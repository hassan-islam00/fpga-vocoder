==> flow/design.v <==
module adcinterface(
 input logic clk, reset_n,  
 input logic [2:0] chan,  
 output logic [11:0] result,  
 output logic data_valid,  
 output logic ADC_CONVST, ADC_SCK, ADC_SDI,
 input logic ADC_SDO
);
logic [4:0] count;  
logic [5:0] SDI_WORD;  
logic ADC_CONVST_NEXT; 
always_ff @(negedge clk, negedge reset_n) begin 
    if(!reset_n) 
        ADC_CONVST <= 0;
    else 
        ADC_CONVST <= ADC_CONVST_NEXT; 
end 
always_ff @(negedge clk) begin 
    if(count >= 3 && count <=8) 
        ADC_SDI <= SDI_WORD[count - 3];
    else 
        ADC_SDI <= 0; 
end 
always_ff @(posedge clk)  begin   
    if(count >= 3 && count <= 14)
        result[14 - count] <= ADC_SDO;  
    else 
        result <= result; 
end 
always_ff @(posedge clk) begin 
    if(count == 14)
			data_valid <= 1'b1;
	 else 
			data_valid <= 1'b0;
end
always_ff @(posedge clk, negedge reset_n) begin
    if(!reset_n)
        count = 0;
    else 
        count <= count + 1;
end
assign SDI_WORD = {1'b0, 1'b1, chan[1], chan[2], chan[0], 1'b1}; 
assign ADC_SCK = (count >= 4) ? clk : 1'b0;  
assign ADC_CONVST_NEXT = (count == 1) ? 1'b1 : 1'b0;  
endmodule 
Tool chain data of adcinterface:

What the tools print for adcinterface, step after step.
Lines are those of the file above, counted from 1.
Cell names lack the library's common part.
The mark -- stands for no value.

* design top: adcinterface
* clock input: clk
* library: sky130hd
* corner: tt_025C_1v80

Word level:

Counts by Yosys on the flattened word-level netlist (proc, flatten, opt, wreduce; memories kept). Register bits leave out memories and registers merged into their read ports (data or address); mux counts leave out enables and synchronous resets folded into registers. Print and check cells are left out. Cells with the same type and inputs are merged into one.

* shifts and indexed selects: 3
* $add $sub $neg: 4
* bitwise logic cells: 3
* eq/ne operators: 2
* multiplexer cells: 3
* order comparisons: 4
* reduce/logical cells: 2

Operators by type and width (number)
* 1-bit by 33-bit variable shift with 12-bit output: 1
* 1-bit by 33-bit variable shift with 12-bit output (first input constant): 1
* 32-bit negation with 33-bit output: 1
* 12-bit bitwise AND: 1
* 12-bit bitwise OR: 1
* 12-bit inverter: 1
* 5-bit by 4-bit less-or-equal comparator with 1-bit output (second input constant): 2
* 4-bit by 5-bit subtractor with 6-bit output (first input constant): 1
* 5-bit by 2-bit subtractor with 6-bit output (second input constant): 1
* 6-bit by 6-bit variable part select with 1-bit output: 1
* 5-bit by 1-bit adder with 5-bit output (second input constant): 1
* 5-bit by 1-bit equality test with 1-bit output (second input constant): 1
* 5-bit by 2-bit >= comparator with 1-bit output (second input constant): 1
* 5-bit by 3-bit >= comparator with 1-bit output (second input constant): 1
* 5-bit by 4-bit equality test with 1-bit output (second input constant): 1
* 1-bit 2-to-1 mux: 3
* 1-bit logical AND: 2

* input bits: 6
* flip-flop bits (word level): 20

Depth:

Longest topological path by Yosys (ltp), each cell counted once; first at word level (registers and memories cut), then after technology mapping (sequential cells cut; the memories' decode and read muxes count).

* depth after elaboration: 6
* ABC_AREA: 0
* mapped depth: 14
* gate-level depth less buffers: 13

Netlist:

Source: synth_stat.txt of the flow (Yosys; design flattened, memories mapped). It holds for the ABC_AREA given above (unset counts as 0); a run with the other value may have another netlist.

Cell types
* edfxtp_1: number 12, total area 360.346 µm²
* ha_1: number 16, total area 200.192 µm²
* dfrtp_1: number 5, total area 125.12 µm²
* mux2_1: number 10, total area 112.608 µm²
* or3_1: number 8, total area 50.048 µm²
* nor3_1: number 9, total area 45.043 µm²
* xnor2_1: number 5, total area 43.792 µm²
* nand2_1: number 11, total area 41.29 µm²
* dfxtp_1: number 2, total area 40.038 µm²
* nand2b_1: number 6, total area 37.536 µm²
* nor2_1: number 9, total area 33.782 µm²
* inv_1: number 8, total area 30.029 µm²
* nand3_1: number 6, total area 30.029 µm²
* o21ai_0: number 6, total area 30.029 µm²
* dfrtn_1: number 1, total area 25.024 µm²
* a21oi_1: number 4, total area 20.019 µm²
* nor3_2: number 2, total area 20.019 µm²
* o21ai_1: number 4, total area 20.019 µm²

Not listed: further types 31, cells in them 39.

* sequential part of the area: 0.0005505 mm²
* chip area (Yosys): 0.001574 mm²
* buffers: 7
* standard cells after synthesis: 163
* flip-flops: 20

Memo
Re: implementation data of adcinterface

Measured data: module adcinterface, platform sky130hd, 2 stored runs of the flow under differing settings, order arbitrary. Input and output delays are each 20% of the period that was set; the output load is 0.01 pF.
"allowed time less slack (worst setup path)" is the time allowed to the run's worst setup path (the clock period less input and output delay, where it has them) less its slack. Clock arrival times count: a late capture clock shortens it, a late launch clock lengthens it.

### Flow run 1

Settings: `period_ns=4.17`, `CORE_UTILIZATION=46`, `SETUP_SLACK_MARGIN=0.71`, `CORE_ASPECT_RATIO=1.27`, `CELL_PAD_IN_SITES_GLOBAL_PLACEMENT=0`, `CELL_PAD_IN_SITES_DETAIL_PLACEMENT=1`, `CTS_CLUSTER_SIZE=96`, `CTS_CLUSTER_DIAMETER=52`, `CAP_MARGIN=30`, `CORE_MARGIN=2`, `SLEW_MARGIN=20`

- Yosys chip area after synthesis: 0.001574 mm²
- Area of the die: 0.0039089 mm²
- Standard-cell area of the final layout: 0.0024198 mm²
- Smallest setup slack: 0.173 ns
- Post-route setup TNS: 0.000 ns
- Worst hold slack after layout: 0.577 ns
- Allowed time less slack (worst setup path): 4.00 ns
- Type of the worst setup path: flip-flop to flip-flop

### Flow run 2

Settings: `period_ns=4.6`, `SETUP_SLACK_MARGIN=0.03`, `CAP_MARGIN=20`, `CORE_MARGIN=2`, `CORE_UTILIZATION=40`, `SLEW_MARGIN=20`

- Yosys chip area after synthesis: 0.001574 mm²
- Area of the die: 0.0044529 mm²
- Standard-cell area of the final layout: 0.0018993 mm²
- Smallest setup slack: 0.197 ns
- Post-route setup TNS: 0.000 ns
- Worst hold slack after layout: 0.563 ns
