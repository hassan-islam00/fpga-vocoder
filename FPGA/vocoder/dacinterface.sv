==> flow/design.v <==
module dacinterface (input logic clk,
                input logic [15:0] d,
                output logic clk_out, cs, din);
logic [5:0] count = 0;
assign clk_out = ~cs ? clk : 0 ;
always_ff @(negedge clk) cs <= count < 16 ? 0 : 1;
always_ff @(posedge clk) count <= count - 1;
always_ff @(negedge clk) din <= count < 16 ? d[count] : din;
endmodule
* Tool chain data of dacinterface
Tool output for the design above, in the order of the flow.
Lines are those of the file above, counted from 1.
Library cell names are shortened.
A cell with -- has no value.
- Top module :: dacinterface
- Clock input :: clk
- Cell library :: sky130hd
- Timing corner :: tt_025C_1v80

* After elaboration
Counts by Yosys on the flattened word-level netlist (proc, flatten, opt, wreduce; memories kept). Register bits leave out memories and registers merged into their read ports (data or address); mux counts leave out enables and synchronous resets folded into registers. Print and check cells are left out. Cells with the same type and inputs are merged into one.
- Memories kept :: 0
- Bits in latches :: 0
- RAM bits :: 0
- Input bits :: 17
- Bits in registers :: 8
- Word width x clocked read ports :: 0
- Output and inout bits :: 3
- ROM bits :: 0
- Equal/unequal tests :: 0
- Mux-type cells :: 2
- Div/mod/pow operators :: 0
- Shift operators :: 1
- Bitwise gates (word level) :: 0
- Reductions and logical operators :: 0
- Add/subtract/negate cells :: 1
- $mul :: 0
- $lt $le $gt $ge :: 1
** Operators with widths (number)
- 16-bit by 6-bit variable part select with 1-bit output :: 1
- 6-bit by 1-bit subtractor with 6-bit output with constant B :: 1
- 6-bit by 5-bit < comparator with 1-bit output with constant B :: 1
- 1-bit two-way mux :: 2

* Longest topological paths
Longest topological path by Yosys (ltp), each cell counted once; first at word level (registers and memories cut), then after technology mapping (sequential cells cut; the memories' decode and read muxes count).
- Depth in word-level cells :: 2
- ABC_AREA :: 1
- Depth in mapped cells :: 7
- Depth with buffers taken out :: 7

* Synthesis result
The flow's flattened synthesis, as Yosys stat reports it; memories are mapped. The netlist is that of the ABC_AREA named above (0 if unset); the other value can give another one.
Totals and module areas in this step are rounded.
** Cell types
- dfxtp_1 :: number 7, area in all 140.134 µm²
- nand2_1 :: number 22, area in all 82.579 µm²
- inv_1 :: number 15, area in all 56.304 µm²
- nand3_1 :: number 10, area in all 50.048 µm²
- edfxtp_1 :: number 1, area in all 30.029 µm²
- nor2_1 :: number 8, area in all 30.029 µm²
- xor2_1 :: number 3, area in all 26.275 µm²
- ha_1 :: number 1, area in all 12.512 µm²
- buf_6 :: number 1, area in all 11.261 µm²
- xnor2_1 :: number 1, area in all 8.758 µm²
- nand4_1 :: number 1, area in all 6.256 µm²
- or2_0 :: number 1, area in all 6.256 µm²
- inv_2 :: number 1, area in all 3.754 µm²
- Mapped flip-flops :: 8
- Buffers :: 1
- Synthesis area :: 464 µm²
- Cell count :: 72

Top module dacinterface; platform sky130hd; tools Yosys and OpenROAD; 2 stored runs in no particular order. Input and output delays are each 20% of the period that was set; the output load is 0.01 pF.
"total design power" rests on the timing tool's default activity at the inputs, not on a simulated workload.
Measured values are rounded.

** Entry A
- Settings :: period_ns=3.4; CORE_UTILIZATION=31; SETUP_SLACK_MARGIN=0.55; PLACE_DENSITY_LB_ADDON=0.04; CORE_ASPECT_RATIO=1.57; CELL_PAD_IN_SITES_GLOBAL_PLACEMENT=2; CELL_PAD_IN_SITES_DETAIL_PLACEMENT=0; TNS_END_PERCENT=80; ABC_AREA=1; GPL_TIMING_DRIVEN=0; SLEW_MARGIN=15; CAP_MARGIN=20; CORE_MARGIN=2
- Utilization after layout :: 53.3%
- Die outline area :: 1,830 µm²
- Total design power :: 0.00023 W
- Standard-cell area of the final layout :: 748 µm²
- Lowest hold slack :: 468 ps
- Mapped cell area after synthesis :: 464 µm²
- Worst setup slack after layout :: 204 ps
- Total negative slack :: 0 ps

** Entry B
- Settings :: period_ns=4.75; CAP_MARGIN=20; CORE_MARGIN=2; CORE_UTILIZATION=40; SLEW_MARGIN=20
- Utilization after layout :: 67.1%
- Die outline area :: 1,290 µm²
- Total design power :: 0.00017 W
- Standard-cell area of the final layout :: 628 µm²
- Lowest hold slack :: 465 ps
- Mapped cell area after synthesis :: 407 µm²
- Worst setup slack after layout :: 161 ps
- Total negative slack :: 0 ps
